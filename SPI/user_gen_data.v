==> flow/design.v <==
module user_gen_data(
    input                               i_clk                               ,
    input                               i_rst                               ,
    output  [1 :0]                      o_operation_type                    ,
    output  [23:0]                      o_operation_addr                    ,
    output  [8 :0]                      o_operation_num                     ,
    output                              o_operation_valid                   ,
    input                               i_operation_ready                   ,
    output  [7 :0]                      o_write_data                        ,
    output                              o_write_sop                         ,
    output                              o_write_eop                         ,
    output                              o_write_valid                       ,
    input [7 :0]                        i_read_data                         ,
    input                               i_read_sop                          ,
    input                               i_read_eop                          ,
    input                               i_read_valid                        
);
reg [1 :0]                                                                  ro_operation_type                                                                           ;
reg [23:0]                                                                  ro_operation_addr                                                                           ;
reg [8 :0]                                                                  ro_operation_num                                                                            ;
reg                                                                         ro_operation_valid                                                                          ;
reg [7 :0]                                                                  ro_write_data                                                                               ;
reg                                                                         ro_write_sop                                                                                ;
reg                                                                         ro_write_eop                                                                                ;
reg                                                                         ro_write_valid                                                                              ;
reg                                                                         ri_operation_ready                                                                          ;
reg [7:0]                                                                   r_st_current                                                                                ;
reg [7:0]                                                                   r_st_next                                                                                   ;
reg [15:0]                                                                  r_idle_cnt                                                                                  ;
reg [15:0]                                                                  r_write_cnt                                                                                 ;
reg                                                                         r_operation_valid_1d                                                                        ;
wire                                                                        w_operation_active                                                                          ;
wire                                                                        w_operation_ready_pos                                                                       ;
assign                                                                      o_operation_type    =   ro_operation_type                                                   ;
assign                                                                      o_operation_addr    =   ro_operation_addr                                                   ;
assign                                                                      o_operation_num     =   ro_operation_num                                                    ;
assign                                                                      o_operation_valid   =   ro_operation_valid                                                  ;
assign                                                                      o_write_data        =   ro_write_data                                                       ;
assign                                                                      o_write_sop         =   ro_write_sop                                                        ;
assign                                                                      o_write_eop         =   ro_write_eop                                                        ;
assign                                                                      o_write_valid       =   ro_write_valid                                                      ;
assign                                                                      w_operation_active  =   o_operation_valid & i_operation_ready                               ;
assign                                                                      w_operation_ready_pos = !ri_operation_ready & i_operation_ready                             ;
localparam                                                                  P_ST_IDLE  = 0                                                                              ,
                                                                            P_ST_WRITE = 1                                                                              ,
                                                                            P_ST_READ  = 2                                                                              ,
                                                                            P_ST_CLEAR = 3                                                                              ;
localparam                                                                  P_TYPE_CLEAR    =   0                                                                       ,
                                                                            P_TYPE_WRITE    =   1                                                                       ,
                                                                            P_TYPE_READ     =   2                                                                       ;
always@(posedge i_clk or posedge i_rst)
begin
    if (i_rst)
        r_st_current <= P_ST_IDLE;
    else 
        r_st_current <= r_st_next;
end
always@(*)
begin
    case(r_st_current)
        P_ST_IDLE   :   r_st_next   =   r_idle_cnt == 10        ?   P_ST_CLEAR  :   P_ST_IDLE       ;
        P_ST_WRITE  :   r_st_next   =   w_operation_ready_pos   ?   P_ST_READ   :   P_ST_WRITE      ;
        P_ST_READ   :   r_st_next   =   w_operation_ready_pos   ?   P_ST_IDLE   :   P_ST_READ       ;
        P_ST_CLEAR  :   r_st_next   =   w_operation_ready_pos   ?   P_ST_WRITE  :   P_ST_CLEAR      ;
        default     :   r_st_next   =   P_ST_IDLE                                                   ;
    endcase
end
always@(posedge i_clk or posedge i_rst)
begin
    if (i_rst)
        r_idle_cnt <= 'd0;
    else if (r_idle_cnt == 10)
        r_idle_cnt <= 'd0;
    else if (r_st_current == P_ST_IDLE)
        r_idle_cnt <= r_idle_cnt + 1;
    else 
        r_idle_cnt <= r_idle_cnt;
end
always@(posedge i_clk or posedge i_rst)
begin
    if (i_rst)
        ri_operation_ready <= 'd1;
    else 
        ri_operation_ready <= i_operation_ready;
end
always@(posedge i_clk or posedge i_rst)
begin
    if (i_rst) begin
        ro_operation_type  <= 'd0;
        ro_operation_addr  <= 'd0;
        ro_operation_num   <= 'd0;
        ro_operation_valid <= 'd0;
    end else if (r_st_current != P_ST_CLEAR && r_st_next == P_ST_CLEAR) begin
        ro_operation_type  <= P_TYPE_WRITE;
        ro_operation_addr  <= 'd0;
        ro_operation_num   <= 'd0;
        ro_operation_valid <= 'd1;
    end else if (r_st_current != P_ST_WRITE && r_st_next == P_ST_WRITE) begin
        ro_operation_type  <= P_TYPE_WRITE;
        ro_operation_addr  <= 'd0;
        ro_operation_num   <= 'd8;
        ro_operation_valid <= 'd1;
    end else if (r_st_current != P_ST_READ && r_st_next == P_ST_READ) begin
        ro_operation_type  <= P_TYPE_READ;
        ro_operation_addr  <= 'd0;
        ro_operation_num   <= 'd8;
        ro_operation_valid <= 'd1;
    end else begin
        ro_operation_type  <= 'd0;
        ro_operation_addr  <= 'd0;
        ro_operation_num   <= 'd0;
        ro_operation_valid <= 'd0;
    end
end
always@(posedge i_clk or posedge i_rst)
begin
    if (i_rst)
        ro_write_valid <= 'd0;
    else if (r_write_cnt == 7)
        ro_write_valid <= 'd0;
    else if (w_operation_active && r_st_current == P_ST_WRITE)
        ro_write_valid <= 'd1;
    else 
        ro_write_valid <= ro_write_valid;
end
always@(posedge i_clk or posedge i_rst)
begin
    if (i_rst)
        ro_write_eop <= 'd0;
    else if (r_write_cnt == 6)
        ro_write_eop <= 'd1;
    else 
        ro_write_eop <= 'd0;
end
always@(posedge i_clk or posedge i_rst)
begin
    if (i_rst)
        r_write_cnt <= 'd0;
    else if (r_write_cnt == 7)
        r_write_cnt <= 'd0;
    else if (ro_write_valid)
        r_write_cnt <= r_write_cnt + 1; 
    else 
        r_write_cnt <= r_write_cnt;
end
always@(posedge i_clk or posedge i_rst)
begin
    if (i_rst)
        ro_write_sop <= 'd0;
    else if (w_operation_active && r_st_current == P_ST_WRITE)
        ro_write_sop <= 'd1;
    else 
        ro_write_sop <= 'd0;
end
always@(posedge i_clk or posedge i_rst)
begin
    if (i_rst)
        ro_write_data <= 'd0;
    else if (w_operation_active && r_st_current == P_ST_WRITE || (ro_write_valid && r_operation_valid_1d) || (ro_write_valid && !r_operation_valid_1d))
        ro_write_data <= ro_write_data + 1;
    else 
        ro_write_data <= ro_write_data;
end
always@(posedge i_clk or posedge i_rst)
begin
    if (i_rst)
        r_operation_valid_1d <= 'd0;
    else 
        r_operation_valid_1d <= ro_operation_valid;
end
endmodule
# Step by step through the tools: user_gen_data

What the tools print for user_gen_data, step after step.
Line numbers count from 1 in the design file above.
Not given: -

Top: user_gen_data
Clock: i_clk
Cell library: sky130hd
Corner: tt_025C_1v80

# Word-level counts

Source: Yosys, flattened and elaborated, memories not mapped. Widths are those after wreduce. Registers that Yosys merges into a memory's read port (data or address) are not register bits. Print and check cells do not count. Equal cells are merged and count once.

Bits of input ports: 14
Output and inout bits: 47
Register bits after elaboration: 54
Cells after elaboration: 65

Multiplexer cells: 22
Equality and inequality tests: 12
Reductions and logical operators: 14
$add $sub $neg: 3
Bitwise gates (word level): 2

Operator list:

| kind                                                                    | number |
| 16-bit 2-to-1 mux                                                       | 4 |
| 16-bit by 1-bit adder with 16-bit output (second input constant)        | 2 |
| 16-bit by 3-bit equality test with 1-bit output (second input constant) | 2 |
| 16-bit by 4-bit equality test with 1-bit output (second input constant) | 1 |
| 2-bit 2-to-1 mux                                                        | 7 |
| 4-bit 2-to-1 mux                                                        | 3 |
| 2-bit equality test (second input constant)                             | 4 |
| 8-bit by 1-bit adder with 8-bit output (second input constant)          | 1 |
| 8-bit zero test                                                         | 1 |
| 2-bit parallel mux with 4-bit select                                    | 1 |
| 1-bit 2-to-1 mux                                                        | 7 |
| 1-bit logical AND                                                       | 6 |
| 2-bit nonzero test                                                      | 3 |
| 2-bit by 1-bit equality test with 1-bit output (second input constant)  | 2 |
| 2-bit != test (second input constant)                                   | 2 |
| 1-bit bitwise AND                                                       | 2 |
| 1-bit logical OR                                                        | 2 |
| 1-bit zero test                                                         | 2 |
| 2-bit by 1-bit != test with 1-bit output (second input constant)        | 1 |

# Depth

Depth = most cells in a row (Yosys ltp): at word level without a register or memory, in the mapped netlist without a sequential cell, where the memories' decode and read muxes count.

Depth after elaboration: 9
ABC_AREA: 0
Mapped depth: 7
Gate-level depth less buffers: 6

# After synthesis

The flow's flattened synthesis, as Yosys stat reports it; memories are mapped. The netlist is that of the ABC_AREA named above (0 if unset); the other value can give another one.
The area totals of this step are shown rounded.

Flip-flops: 52
Chip area (Yosys): 2650 um2
Mapped cells: 250

Cell types:

| cell type                | number |
| sky130_fd_sc_hd__dfrtp_1 | 50 |
| sky130_fd_sc_hd__buf_4   | 32 |
| sky130_fd_sc_hd__xnor2_1 | 23 |
| sky130_fd_sc_hd__xor2_1  | 13 |
| sky130_fd_sc_hd__nand4_1 | 11 |
| sky130_fd_sc_hd__ha_1    | 5 |
| sky130_fd_sc_hd__nand3_1 | 12 |
| sky130_fd_sc_hd__nor2_1  | 15 |
| sky130_fd_sc_hd__dfstp_2 | 2 |
| sky130_fd_sc_hd__nor3_1  | 10 |
| sky130_fd_sc_hd__nand2_1 | 13 |
| sky130_fd_sc_hd__and3_1  | 6 |
| sky130_fd_sc_hd__and4_1  | 4 |
| sky130_fd_sc_hd__o21ai_0 | 5 |
| sky130_fd_sc_hd__inv_1   | 6 |
| sky130_fd_sc_hd__mux2_2  | 2 |
| sky130_fd_sc_hd__o21a_1  | 3 |
| sky130_fd_sc_hd__nor4_4  | 1 |

Other cell types: 22; their cells: 37.

# Path before layout

Source: OpenSTA report_checks on the synthesized netlist (no wires, ideal clock, input and output delay 20% of the period each), path of least setup slack; recovery checks are left aside. Register names are those of the netlist, which keeps one name where synthesis merged equal registers.

Path type: reg2reg
Start: reg r_write_cnt[0]
End: reg r_write_cnt[15]
Buffers on the path: 0
Launch time at the first pin: 0.000 ns
Stages: 6
Clock period: 3.75 ns
Arrival time: 1.795 ns
Setup time: 0.125 ns
Slack: 1.830 ns
Required time: 3.625 ns
Path delay: 1.920 ns
Period reached after synthesis: 1.92 ns

"path delay" = arrival - input delay + setup time.
"stages": output pins that drive a net of the path, with the launching flip-flop's if there is one; two outputs of one cell count as two.
"period reached after synthesis" is the clock period less the worst setup slack; recovery checks do not enter. This is arithmetic on one report: input and output delays are still those of the set period (20% each).
The rows between start and end are the longest chain of elaborated cells between them; the timing report does not say that the signal goes this way. Where chains are equally long, one stands for them.
Each line given opens the expression or statement behind the cell; cells for indexed reads and writes are added by Yosys, which also makes memories of some case tables.
A register here has more assigning lines than the two given.

Cells stage by stage: sky130_fd_sc_hd__dfrtp_1 > sky130_fd_sc_hd__ha_1 > sky130_fd_sc_hd__or4b_2 > sky130_fd_sc_hd__nor4_4 > sky130_fd_sc_hd__nor2_1 > sky130_fd_sc_hd__mux2_2
Length of the longest elaborated chain: 3
Elaborated cells between the ends (all ways): 5

RTL lines, path after synthesis:

| item                                     | line | source |
| start, declared                          | 30   | `reg [15:0]                                                                  r_write_cnt ...` |
| start, assigned                          | 142  | `r_write_cnt <= r_write_cnt + 1;` |
| start, assigned                          | 144  | `r_write_cnt <= r_write_cnt;` |
| 16-bit by 1-bit adder with 16-bit output | 142  |  |
| 16-bit 2-to-1 mux                        | 141  | `else if (ro_write_valid)` |
| 16-bit 2-to-1 mux                        | 139  | `else if (r_write_cnt == 7)` |
| end, assigned                            | 142  |  |
| end, assigned                            | 144  |  |
| end, declared                            | 30   |  |

# Timing after layout

Path of least setup slack in the final report of record 1 (OpenROAD, finished layout, wires in). Where an end is a register, its clock arrival counts in the times.

Path type: reg2reg
Start: reg r_write_cnt[0]
End: reg r_write_cnt[15]
Buffers on the path: 0
Stages: 6
Arrival time: 2.01 ns
Slack: -0.31 ns
Required time: 1.70 ns
Setup time: 0.10 ns
Launch time at the first pin: 0.30 ns
Clock period: 1.5 ns

The rows between start and end are the longest chain of elaborated cells between them; the timing report does not say that the signal goes this way. Where chains are equally long, one stands for them.
A register here has more assigning lines than the two given.

Cells stage by stage: sky130_fd_sc_hd__dfrtp_1 > sky130_fd_sc_hd__ha_4 > sky130_fd_sc_hd__or4b_4 > sky130_fd_sc_hd__nor4_4 > sky130_fd_sc_hd__nor2_1 > sky130_fd_sc_hd__mux2_2
Length of the longest elaborated chain: 3
Elaborated cells between the ends (all ways): 5

RTL lines, path post-layout:

| item                                     | line | source |
| start, declared                          | 30   | `reg [15:0]                                                                  r_write_cnt ...` |
| start, assigned                          | 142  | `r_write_cnt <= r_write_cnt + 1;` |
| start, assigned                          | 144  | `r_write_cnt <= r_write_cnt;` |
| 16-bit by 1-bit adder with 16-bit output | 142  |  |
| 16-bit 2-to-1 mux                        | 141  | `else if (ro_write_valid)` |
| 16-bit 2-to-1 mux                        | 139  | `else if (r_write_cnt == 7)` |
| end, assigned                            | 142  |  |
| end, assigned                            | 144  |  |
| end, declared                            | 30   |  |

Flow measurements of user_gen_data on sky130hd: 2 stored runs with different settings, listed in no order. Input and output delays are each 20% of the period that was set; the output load is 0.01 pF.
"clock period reached" is the run's clock period less its worst setup slack. It is reckoned from that one timing run; input and output delays stay at 20% of the period that was set.
"allowed time less slack (worst setup path)" means the part of the period allowed to the worst setup path (the constraints hold back 20% at inputs and 20% at outputs) less its slack; where the path has registers, the arrival times of their clocks count too.
By "total power of the final layout" is meant OpenSTA's value without simulated activity: inputs other than the clock are taken to toggle once in ten clock periods, and the tool carries that through the logic.
Measured values are rounded.
Among the settings, n/a means not set for that run.
Results: n/a = not shown.

| item                                            | record 1 | record 2 |
| period_ns                                       | 1.5      | 1.9      |
| CORE_UTILIZATION                                | 46       | 54       |
| SETUP_SLACK_MARGIN                              | 0.3      | n/a      |
| PLACE_DENSITY                                   | 0.62     | n/a      |
| CELL_PAD_IN_SITES_GLOBAL_PLACEMENT              | 1        | 3        |
| CELL_PAD_IN_SITES_DETAIL_PLACEMENT              | 0        | n/a      |
| TNS_END_PERCENT                                 | 20       | 75       |
| GPL_TIMING_DRIVEN                               | 0        | n/a      |
| GPL_ROUTABILITY_DRIVEN                          | 0        | n/a      |
| CTS_CLUSTER_SIZE                                | 97       | 73       |
| SLEW_MARGIN                                     | 5        | 20       |
| MAX_ROUTING_LAYER                               | met4     | n/a      |
| CAP_MARGIN                                      | 20       | 35       |
| CORE_MARGIN                                     | 2        | 2        |
| PLACE_DENSITY_LB_ADDON                          | n/a      | 0.25     |
| ABC_AREA                                        | n/a      | 1        |
| CTS_CLUSTER_DIAMETER                            | n/a      | 244      |
| MIN_ROUTING_LAYER                               | n/a      | met2     |
| utilization (%)                                 | 61.2     | n/a      |
| worst setup slack after layout (ns)             | -0.313   | n/a      |
| std-cell area (final layout) (um2)              | 3390     | n/a      |
| die size (um2)                                  | 6380     | n/a      |
| area of the synthesized netlist (um2)           | 2650     | n/a      |
| allowed time less slack (worst setup path) (ns) | 1.81     | n/a      |
| worst setup path type                           | reg2reg  | n/a      |
| clock period reached (ns)                       | 1.813    | n/a      |
| total power of the final layout (W)             | 0.00499  | n/a      |
| post-route setup TNS (ns)                       | -2.18    | n/a      |

Record 2: no final report: placement broke off with FLW-0024
