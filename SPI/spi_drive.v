==> flow/design.v <==
module spi_drive#(
    parameter                           P_DATA_WIDTH        = 8                 ,  
    parameter                           P_OP_LEN            = 32                ,  
    parameter                           P_CPOL              = 0                 ,   
    parameter                           P_CPHL              = 0                 ,  
    parameter                           P_READ_DATA_WIDTH   = 8                 
)(
    input                               i_clk                               ,        
    input                               i_rst                               ,        
    output                              o_spi_clk                           ,        
    output                              o_spi_cs                            ,        
    output                              o_spi_mosi                          ,        
    input                               i_spi_miso                          ,        
    input   [P_OP_LEN- 1:0]             i_user_op_data                      ,        
    input   [1:0]                       i_user_op_type                      ,        
    input   [15:0]                      i_user_op_len                       ,        
    input   [15:0]                      i_user_clk_len                      ,        
    input                               i_user_op_valid                     ,        
    output                              o_user_op_ready                     ,        
    input   [P_DATA_WIDTH-1:0]          i_user_write_data                   ,        
    output                              o_user_write_req                    ,        
    output  [P_READ_DATA_WIDTH - 1:0]   o_user_read_data                    ,        
    output                              o_user_read_valid                            
);
localparam                                      P_OP_TYPE_INS   =   0       ,
                                                P_OP_READ       =   1       ,
                                                P_OP_WRITE      =   2       ;
reg                                                     ro_spi_clk                                              ;
reg                                                     ro_spi_cs                                               ;
reg                                                     ro_spi_mosi                                             ;
reg                                                     ro_user_op_ready                                        ; 
reg                                                     ro_user_write_req                                       ;     
reg [P_READ_DATA_WIDTH - 1:0]                           ro_user_read_data                                       ;     
reg                                                     ro_user_read_valid                                      ;     
assign                                                  o_spi_clk                =     ro_spi_clk               ;
assign                                                  o_spi_cs                 =     ro_spi_cs                ;
assign                                                  o_spi_mosi               =     ro_spi_mosi              ;
assign                                                  o_user_op_ready          =     ro_user_op_ready         ;
assign                                                  o_user_write_req         =     ro_user_write_req        ;
assign                                                  o_user_read_data         =     ro_user_read_data        ;
assign                                                  o_user_read_valid        =     ro_user_read_valid       ;
reg                                                     r_run                                                   ;
reg [15:0]                                              r_cnt                                                   ;
reg                                                     r_spi_cnt                                               ;
reg [15:0]                                              r_req_cnt                                               ;        
reg                                                     ro_user_write_req_1d                                    ;
reg [15:0]                                              r_read_cnt                                              ;
reg [P_OP_LEN - 1:0]                                    r_user_op_data                                          ;
reg [1:0]                                               r_user_op_type                                          ;
reg [15:0]                                              r_user_op_len                                           ;
reg [15:0]                                              r_user_clk_len                                          ;
reg [P_DATA_WIDTH - 1:0]                                r_user_write_data                                       ;
wire                                                    w_spi_active                                            ;
assign                                                  w_spi_active = i_user_op_valid & o_user_op_ready        ;
always@(posedge i_clk or posedge i_rst)
begin
    if (i_rst) begin
        r_user_op_type <= 'd0;
        r_user_op_len  <= 'd0;
        r_user_clk_len <= 'd0;
    end else if (w_spi_active) begin
        r_user_op_type <= i_user_op_type;
        r_user_op_len  <= i_user_op_len ;
        r_user_clk_len <= i_user_clk_len;
    end else begin
        r_user_op_type <= r_user_op_type;
        r_user_op_len  <= r_user_op_len ;
        r_user_clk_len <= r_user_clk_len;
    end
end
always@(posedge i_clk or posedge i_rst)
begin
    if (i_rst)
        r_run <= 'd0;
    else if (r_spi_cnt && r_cnt == r_user_clk_len - 1)                   
        r_run <= 'd0;
    else if (w_spi_active)
        r_run <= 'd1;
    else
        r_run <= r_run;
end
always@(posedge i_clk or posedge i_rst)
begin
    if (i_rst)
        r_spi_cnt <= 'd0;
    else if (r_run && r_spi_cnt)
        r_spi_cnt <= 'd0;
    else if (r_run)
        r_spi_cnt <= r_spi_cnt + 1;
    else 
        r_spi_cnt <= r_spi_cnt;
end
always@(posedge i_clk or posedge i_rst)
begin
    if (i_rst)
        r_cnt <= 'd0;
    else if (r_run && r_spi_cnt && r_cnt == r_user_clk_len - 1)
        r_cnt <= 'd0;
    else if (r_run && r_spi_cnt)
        r_cnt <= r_cnt + 1;
    else    
        r_cnt <= r_cnt;
end 
always@(posedge i_clk or posedge i_rst)
begin
    if (i_rst)
        ro_spi_clk <= P_CPOL;
    else if (r_run)
        ro_spi_clk <= ~ro_spi_clk;
    else    
        ro_spi_clk <= P_CPOL;
end
always@(posedge i_clk or posedge i_rst)
begin
    if (i_rst)
        ro_spi_cs <= 'd1;
    else if (w_spi_active)
        ro_spi_cs <= 'd0;
    else if (!r_run)                 
        ro_spi_cs <= 'd1;
    else 
        ro_spi_cs <= ro_spi_cs;
end
always@(posedge i_clk or posedge i_rst)
begin
    if (i_rst)
        ro_user_op_ready <= 'd1;
    else if (w_spi_active)
        ro_user_op_ready <= 'd0;
    else if (!r_run)
        ro_user_op_ready <= 'd1;         
    else 
        ro_user_op_ready <= ro_user_op_ready;
end
always@(posedge i_clk or posedge i_rst)
begin
    if (i_rst)
        r_user_op_data <= 'd0;
    else if (w_spi_active)
        r_user_op_data <= i_user_op_data << 1;
    else if (r_spi_cnt)
        r_user_op_data <= r_user_op_data << 1;
    else 
        r_user_op_data <= r_user_op_data;
end
always@(posedge i_clk or posedge i_rst)
begin
    if (i_rst)
        ro_user_write_req <= 'd0;
    else if (                       r_cnt > r_user_clk_len - 5                     ) 
        ro_user_write_req <= 'd0;
    else if (i_user_op_type == P_OP_WRITE && r_cnt === r_user_op_len -3 &&   r_spi_cnt   ||    i_user_op_type == P_OP_WRITE && r_req_cnt == 'd15           )
        ro_user_write_req <= 'd1;
    else 
        ro_user_write_req <= 'd0;
end
always@(posedge i_clk or posedge i_rst)
begin
    if (i_rst)
        r_req_cnt <= 'd0;
    else if (r_req_cnt == 'd15)
        r_req_cnt <= 'd0;
    else if (ro_user_write_req || (i_user_op_type == P_OP_WRITE && r_req_cnt > 0))
        r_req_cnt <= r_req_cnt + 1;
    else 
        r_req_cnt <= 'd0;
end
always@(posedge i_clk or posedge i_rst)
begin
    if (i_rst)
        ro_spi_mosi <= 'd0;
    else if (w_spi_active)  
        ro_spi_mosi <= i_user_op_data[r_user_op_len - 1];     
    else if (r_spi_cnt && r_cnt < r_user_op_len -1)
        ro_spi_mosi <= r_user_op_data[r_user_op_len - 1];
    else if (i_user_op_type == P_OP_WRITE && r_spi_cnt && r_cnt >= r_user_op_len -1)      
        ro_spi_mosi <= r_user_write_data[7];
    else 
        ro_spi_mosi <= ro_spi_mosi;
end
always@(posedge i_clk or posedge i_rst)
begin
    if (i_rst)
        ro_user_write_req_1d <= 'd0;
    else
        ro_user_write_req_1d <= ro_user_write_req;       
end
always@(posedge i_clk or posedge i_rst)
begin
    if (i_rst)
        r_user_write_data <= 'd0;
    else if (ro_user_write_req_1d)
        r_user_write_data <= i_user_write_data;
    else if (i_user_op_type == P_OP_WRITE && r_spi_cnt && r_cnt >= r_user_op_len -1)
        r_user_write_data <= r_user_write_data << 1;
    else 
        r_user_write_data <= r_user_write_data;
end
always@(posedge i_clk or posedge i_rst)
begin
    if (i_rst)
        r_read_cnt <= 'd0;
    else if (r_read_cnt == P_DATA_WIDTH - 1 && r_spi_cnt)                
        r_read_cnt <= 'd0;
    else if (r_user_op_type == P_OP_READ && r_cnt >= r_user_op_len && r_spi_cnt)
        r_read_cnt <= r_read_cnt + 1;
    else 
        r_read_cnt <= r_read_cnt;
end
always@(posedge i_clk or posedge i_rst)
begin
    if (i_rst)
        ro_user_read_data <= 'd0;
    else if (r_cnt == r_user_clk_len - 1 && r_spi_cnt)
        ro_user_read_data <= 'd0;
    else if (r_user_op_type == P_OP_READ && r_cnt >= r_user_op_len - 1 && r_spi_cnt)
        ro_user_read_data <= {ro_user_read_data[P_DATA_WIDTH-2:0], i_spi_miso};
    else 
        ro_user_read_data <= ro_user_read_data;
end
always@(posedge i_clk or posedge i_rst)
begin
    if (i_rst)
        ro_user_read_valid <= 'd0;
    else if (r_user_op_type == P_OP_READ && r_cnt >= r_user_op_len - 1 && r_read_cnt == P_READ_DATA_WIDTH - 2 && r_spi_cnt)
        ro_user_read_valid <= 'd1;
    else 
        ro_user_read_valid <= 'd0;
end
endmodule
Step by step through the tools: spi_drive
What the tools print for spi_drive, step after step.
Line numbers count from 1 in the design file above.
{"block": "setup", "top_module": "spi_drive", "clock_port": "i_clk", "library": "sky130hd", "lib_corner": "tt_025C_1v80"}

Elaborated design
Yosys after proc, flatten, opt, wreduce and memory -nomap, before mapping. Memory bits, and registers merged into a memory's read port (data or address), are not among the register bits. Print and check cells are not counted. Equal cells are merged and count once.
{"block": "op_classes", "n_mux": 25, "n_eq": 8, "n_cmp": 5, "n_shift": 2, "addsub": 8, "n_reduce_logical": 27, "n_logic": 2}
{"block": "op_table", "op": "16-bit two-way mux", "n": 6}
{"block": "op_table", "op": "32-bit by 32-bit indexed select with 1-bit output", "n": 2}
{"block": "op_table", "op": "32-bit two-way mux", "n": 2}
{"block": "op_table", "op": "16-bit by 1-bit adder with 16-bit output with constant B", "n": 3}
{"block": "op_table", "op": "16-bit by 1-bit subtractor with 17-bit output with constant B", "n": 2}
{"block": "op_table", "op": "16-bit by 3-bit == test with 1-bit output with constant B", "n": 2}
{"block": "op_table", "op": "16-bit by 32-bit greater-or-equal comparator with 1-bit output", "n": 1}
{"block": "op_table", "op": "16-bit by 32-bit greater-than comparator with 1-bit output", "n": 1}
{"block": "op_table", "op": "16-bit by 32-bit < comparator with 1-bit output", "n": 1}
{"block": "op_table", "op": "16-bit by 32-bit == test with 1-bit output", "n": 1}
{"block": "op_table", "op": "16-bit by 32-bit === test with 1-bit output", "n": 1}
{"block": "op_table", "op": "8-bit two-way mux", "n": 4}
{"block": "op_table", "op": "1-bit logical AND", "n": 17}
{"block": "op_table", "op": "16-bit by 2-bit subtractor with 17-bit output with constant B", "n": 1}
{"block": "op_table", "op": "16-bit by 3-bit subtractor with 17-bit output with constant B", "n": 1}
{"block": "op_table", "op": "16-bit by 1-bit greater-than comparator with 1-bit output with constant B", "n": 1}
{"block": "op_table", "op": "16-bit greater-or-equal comparator", "n": 1}
{"block": "op_table", "op": "16-bit by 4-bit == test with 1-bit output with constant B", "n": 1}
{"block": "op_table", "op": "2-bit nonzero test", "n": 7}
{"block": "op_table", "op": "1-bit two-way mux", "n": 13}
{"block": "op_table", "op": "3-bit nonzero test", "n": 1}
{"block": "op_table", "op": "1-bit logical OR", "n": 2}
{"block": "op_table", "op": "2-bit by 1-bit == test with 1-bit output with constant B", "n": 1}
{"block": "op_table", "op": "2-bit by 1-bit inequality test with 1-bit output with constant B", "n": 1}
{"block": "op_table", "op": "2-bit == test with constant B", "n": 1}
{"block": "op_table", "op": "1-bit adder with constant B", "n": 1}
{"block": "op_table", "op": "1-bit AND", "n": 1}
{"block": "op_table", "op": "1-bit NOT", "n": 1}
{"block": "word_totals", "register_bits": 138, "wordCells": 94, "input_bits": 78, "output_inout_bits": 14}

Logic depth
Yosys ltp: most cells in a row. Word level: on the elaborated netlist, between registers, memories and ports. Mapped: between sequential cells and ports; inverters and the memories' decode and read muxes count.
{"block": "logic_depth", "word_depth": 7, "abc_area": 0, "mapped_depth": 17}

Netlist
Yosys stat after the flow's synthesis: flattened, memories mapped to cells. It holds for the ABC_AREA given above (unset counts as 0); a run with the other value may have another netlist.
The area totals of this step are shown rounded.
{"block": "mapped", "ffs": 137, "buffers": 55, "sequential_area_um2": 3430, "mapped_cells": 1016, "mapped_area_um2": 9310}
{"block": "by_type", "type": "sky130_fd_sc_hd__dfrtp_1", "n": 136, "type_area_um2": 3.4E+03}
{"block": "by_type", "type": "sky130_fd_sc_hd__ha_1", "n": 56, "type_area_um2": 700.672}
{"block": "by_type", "type": "sky130_fd_sc_hd__nand2_1", "n": 150, "type_area_um2": 563.04}
{"block": "by_type", "type": "sky130_fd_sc_hd__mux2i_1", "n": 51, "type_area_um2": 510.49}
{"block": "by_type", "type": "sky130_fd_sc_hd__xnor2_1", "n": 56, "type_area_um2": 490.47}
{"block": "by_type", "type": "sky130_fd_sc_hd__xor2_1", "n": 46, "type_area_um2": 402.886}
{"block": "by_type", "type": "sky130_fd_sc_hd__o21ai_0", "n": 77, "type_area_um2": 385.37}
{"block": "by_type", "type": "sky130_fd_sc_hd__mux4_2", "n": 15, "type_area_um2": 337.824}
{"block": "by_type", "type": "sky130_fd_sc_hd__nor2_1", "n": 66, "type_area_um2": 247.738}
{"block": "by_type", "type": "sky130_fd_sc_hd__nand3_1", "n": 39, "type_area_um2": 195.187}
{"block": "by_type", "type": "sky130_fd_sc_hd__nor3_1", "n": 33, "type_area_um2": 165.158}
{"block": "by_type", "type": "sky130_fd_sc_hd__clkbuf_1", "n": 43, "type_area_um2": 161.405}
{"block": "by_type", "type": "sky130_fd_sc_hd__inv_1", "n": 35, "type_area_um2": 131.376}
{"block": "by_type", "type": "sky130_fd_sc_hd__nand4_1", "n": 19, "type_area_um2": 118.864}
{"block": "by_type", "type": "sky130_fd_sc_hd__nor4_1", "n": 18, "type_area_um2": 112.608}
{"block": "by_type", "type": "sky130_fd_sc_hd__a21oi_1", "n": 22, "type_area_um2": 110.106}
{"block": "by_type", "type": "sky130_fd_sc_hd__and3_1", "n": 13, "type_area_um2": 81.328}
{"block": "by_type", "type": "sky130_fd_sc_hd__nor2_2", "n": 11, "type_area_um2": 68.816}
Not listed: further types 55, cells in them 130.

Timing after synthesis
OpenSTA on the mapped netlist: ideal clock, no wires. The path of least setup slack (recovery checks aside). Input and output delay are each 20% of the period. Register names are those of the netlist, which keeps one name where synthesis merged equal registers.
{"block": "synth_path", "kind": "register to register", "from": "register r_user_op_len[0]", "to": "register ro_user_read_data[7]", "path_delay_ns": 3.952, "setup_ns": 0.136, "n_path_buf": 3, "stages": 17, "setup_slack_ns": 2.338, "clock_period_ns": 6.29, "arrival_time_ns": 3.816, "launch_ns": 0.000, "synth_period_reached_ns": 3.952}
"path_delay_ns" = arrival - input delay + setup time.
"stages": output pins that drive a net of the path, with the launching flip-flop's if there is one; two outputs of one cell count as two.
"synth_period_reached_ns" is the clock period less the worst setup slack; recovery checks do not enter. This is arithmetic on one report: input and output delays are still those of the set period (20% each).
The rows between start and end are the longest chain of elaborated cells between them; the timing report does not say that the signal goes this way. Where chains are equally long, one stands for them.
A line is the first line of the expression or statement that the cell stems from. Yosys adds cells for indexed reads and writes and turns some case tables into memories.
At most two assigning lines are given for a register; there are more.
{"block": "synth_between", "cell_sequence": "sky130_fd_sc_hd__dfrtp_1 > sky130_fd_sc_hd__buf_6 > sky130_fd_sc_hd__buf_2 > sky130_fd_sc_hd__inv_1 > sky130_fd_sc_hd__ha_1 > sky130_fd_sc_hd__nor3b_1 > sky130_fd_sc_hd__xnor2_1 > sky130_fd_sc_hd__inv_1 > sky130_fd_sc_hd__ha_1 > sky130_fd_sc_hd__nand4_1 > sky130_fd_sc_hd__or4_1 > sky130_fd_sc_hd__o211ai_1 > sky130_fd_sc_hd__o21ai_1 > sky130_fd_sc_hd__or4b_1 > sky130_fd_sc_hd__buf_2 > sky130_fd_sc_hd__mux2i_1 > sky130_fd_sc_hd__nor2_1", "elab_chain_cells": 6}
{"block": "synth_lines", "element": "start, declared", "line": 50, "text": "reg [15:0]                                              r_user_op_len ..."}
{"block": "synth_lines", "element": "start, assigned", "line": 63, "text": "r_user_op_len  <= i_user_op_len ;"}
{"block": "synth_lines", "element": "start, assigned", "line": 67, "text": "r_user_op_len  <= r_user_op_len ;"}
{"block": "synth_lines", "element": "16-bit by 1-bit subtractor with 17-bit output", "line": 216, "text": "else if (r_user_op_type == P_OP_READ && r_cnt >= r_user_op_len - 1 && r_spi_cnt)"}
{"block": "synth_lines", "element": "16-bit by 32-bit greater-or-equal comparator with 1-bit output", "line": 216}
{"block": "synth_lines", "element": "1-bit logical AND (2 in a row)", "line": 216}
{"block": "synth_lines", "element": "8-bit two-way mux", "line": 216}
{"block": "synth_lines", "element": "8-bit two-way mux", "line": 214, "text": "else if (r_cnt == r_user_clk_len - 1 && r_spi_cnt)"}
{"block": "synth_lines", "element": "end, assigned", "line": 217, "text": "ro_user_read_data <= {ro_user_read_data[P_DATA_WIDTH-2:0], i_spi_miso};"}
{"block": "synth_lines", "element": "end, assigned", "line": 219, "text": "ro_user_read_data <= ro_user_read_data;"}
{"block": "synth_lines", "element": "end, declared", "line": 33, "text": "reg [P_READ_DATA_WIDTH - 1:0]                           ro_user_read_data ..."}

Path in the finished layout
Path of least setup slack in the final report of flow run 1 (OpenROAD, finished layout, wires in). Where an end is a register, its clock arrival counts in the times.
{"block": "layout_path", "kind": "register to register", "from": "register r_user_op_len[2]", "to": "register ro_user_read_data[5]", "launch_ns": 0.43, "setup_slack_ns": 2.97, "arrival_time_ns": 5.37, "stages": 15, "setup_ns": 0.14, "clock_period_ns": 8.05, "n_path_buf": 0}
The rows between start and end are the longest chain of elaborated cells between them; the timing report does not say that the signal goes this way. Where chains are equally long, one stands for them.
At most two assigning lines are given for a register; there are more.
{"block": "layout_between", "cell_sequence": "sky130_fd_sc_hd__dfrtp_1 > sky130_fd_sc_hd__nor3_4 > sky130_fd_sc_hd__nand2_1 > sky130_fd_sc_hd__nor4_1 > sky130_fd_sc_hd__nand2_1 > sky130_fd_sc_hd__nor3_1 > sky130_fd_sc_hd__xnor2_1 > sky130_fd_sc_hd__ha_1 > sky130_fd_sc_hd__nand4_1 > sky130_fd_sc_hd__or4_1 > sky130_fd_sc_hd__o211ai_1 > sky130_fd_sc_hd__o21ai_1 > sky130_fd_sc_hd__or4b_1 > sky130_fd_sc_hd__mux2i_1 > sky130_fd_sc_hd__nor2_1", "elab_chain_cells": 6}
{"block": "layout_lines", "element": "start, declared", "line": 50, "text": "reg [15:0]                                              r_user_op_len ..."}
{"block": "layout_lines", "element": "start, assigned", "line": 63, "text": "r_user_op_len  <= i_user_op_len ;"}
{"block": "layout_lines", "element": "start, assigned", "line": 67, "text": "r_user_op_len  <= r_user_op_len ;"}
{"block": "layout_lines", "element": "16-bit by 1-bit subtractor with 17-bit output", "line": 216, "text": "else if (r_user_op_type == P_OP_READ && r_cnt >= r_user_op_len - 1 && r_spi_cnt)"}
{"block": "layout_lines", "element": "16-bit by 32-bit greater-or-equal comparator with 1-bit output", "line": 216}
{"block": "layout_lines", "element": "1-bit logical AND (2 in a row)", "line": 216}
{"block": "layout_lines", "element": "8-bit two-way mux", "line": 216}
{"block": "layout_lines", "element": "8-bit two-way mux", "line": 214, "text": "else if (r_cnt == r_user_clk_len - 1 && r_spi_cnt)"}
{"block": "layout_lines", "element": "end, assigned", "line": 217, "text": "ro_user_read_data <= {ro_user_read_data[P_DATA_WIDTH-2:0], i_spi_miso};"}
{"block": "layout_lines", "element": "end, assigned", "line": 219, "text": "ro_user_read_data <= ro_user_read_data;"}
{"block": "layout_lines", "element": "end, declared", "line": 33, "text": "reg [P_READ_DATA_WIDTH - 1:0]                           ro_user_read_data ..."}

Design spi_drive on sky130hd. What follows are 2 stored runs of the flow, each under its own settings; their order means nothing. The constraints put input and output delay at 20% of the set period each and load the outputs with 0.01 pF.
Measured values are rounded.

{"run": "flow run 1", "settings": { "period_ns": 8.05, "CORE_UTILIZATION": 40, "SETUP_SLACK_MARGIN": 0.22, "PLACE_DENSITY_LB_ADDON": 0.07, "CORE_ASPECT_RATIO": 1.25, "CORE_MARGIN": 5, "CELL_PAD_IN_SITES_GLOBAL_PLACEMENT": 0, "CELL_PAD_IN_SITES_DETAIL_PLACEMENT": 2, "GPL_TIMING_DRIVEN": 1, "GPL_ROUTABILITY_DRIVEN": 0, "CAP_MARGIN": 20, "SLEW_MARGIN": 20 }, "results": { "timing.setup.tns_ns": 0.000, "worst_setup_slack_ns": 2.97, "die_um2": 26400, "layout_utilization_pct": 47.6, "yosys_chip_area_um2": 9310 }}
{"run": "flow run 2", "settings": { "period_ns": 4.04, "CORE_UTILIZATION": 71, "SETUP_SLACK_MARGIN": 0.6, "PLACE_DENSITY_LB_ADDON": 0.07, "CORE_MARGIN": 3, "CELL_PAD_IN_SITES_GLOBAL_PLACEMENT": 0, "ABC_AREA": 0, "GPL_TIMING_DRIVEN": 1, "MAX_ROUTING_LAYER": "met4", "CAP_MARGIN": 20, "SLEW_MARGIN": 20 }, "results": { "timing.setup.tns_ns": 0.000, "worst_setup_slack_ns": 0.457, "die_um2": 14500, "layout_utilization_pct": 88.2, "yosys_chip_area_um2": 9310 }}
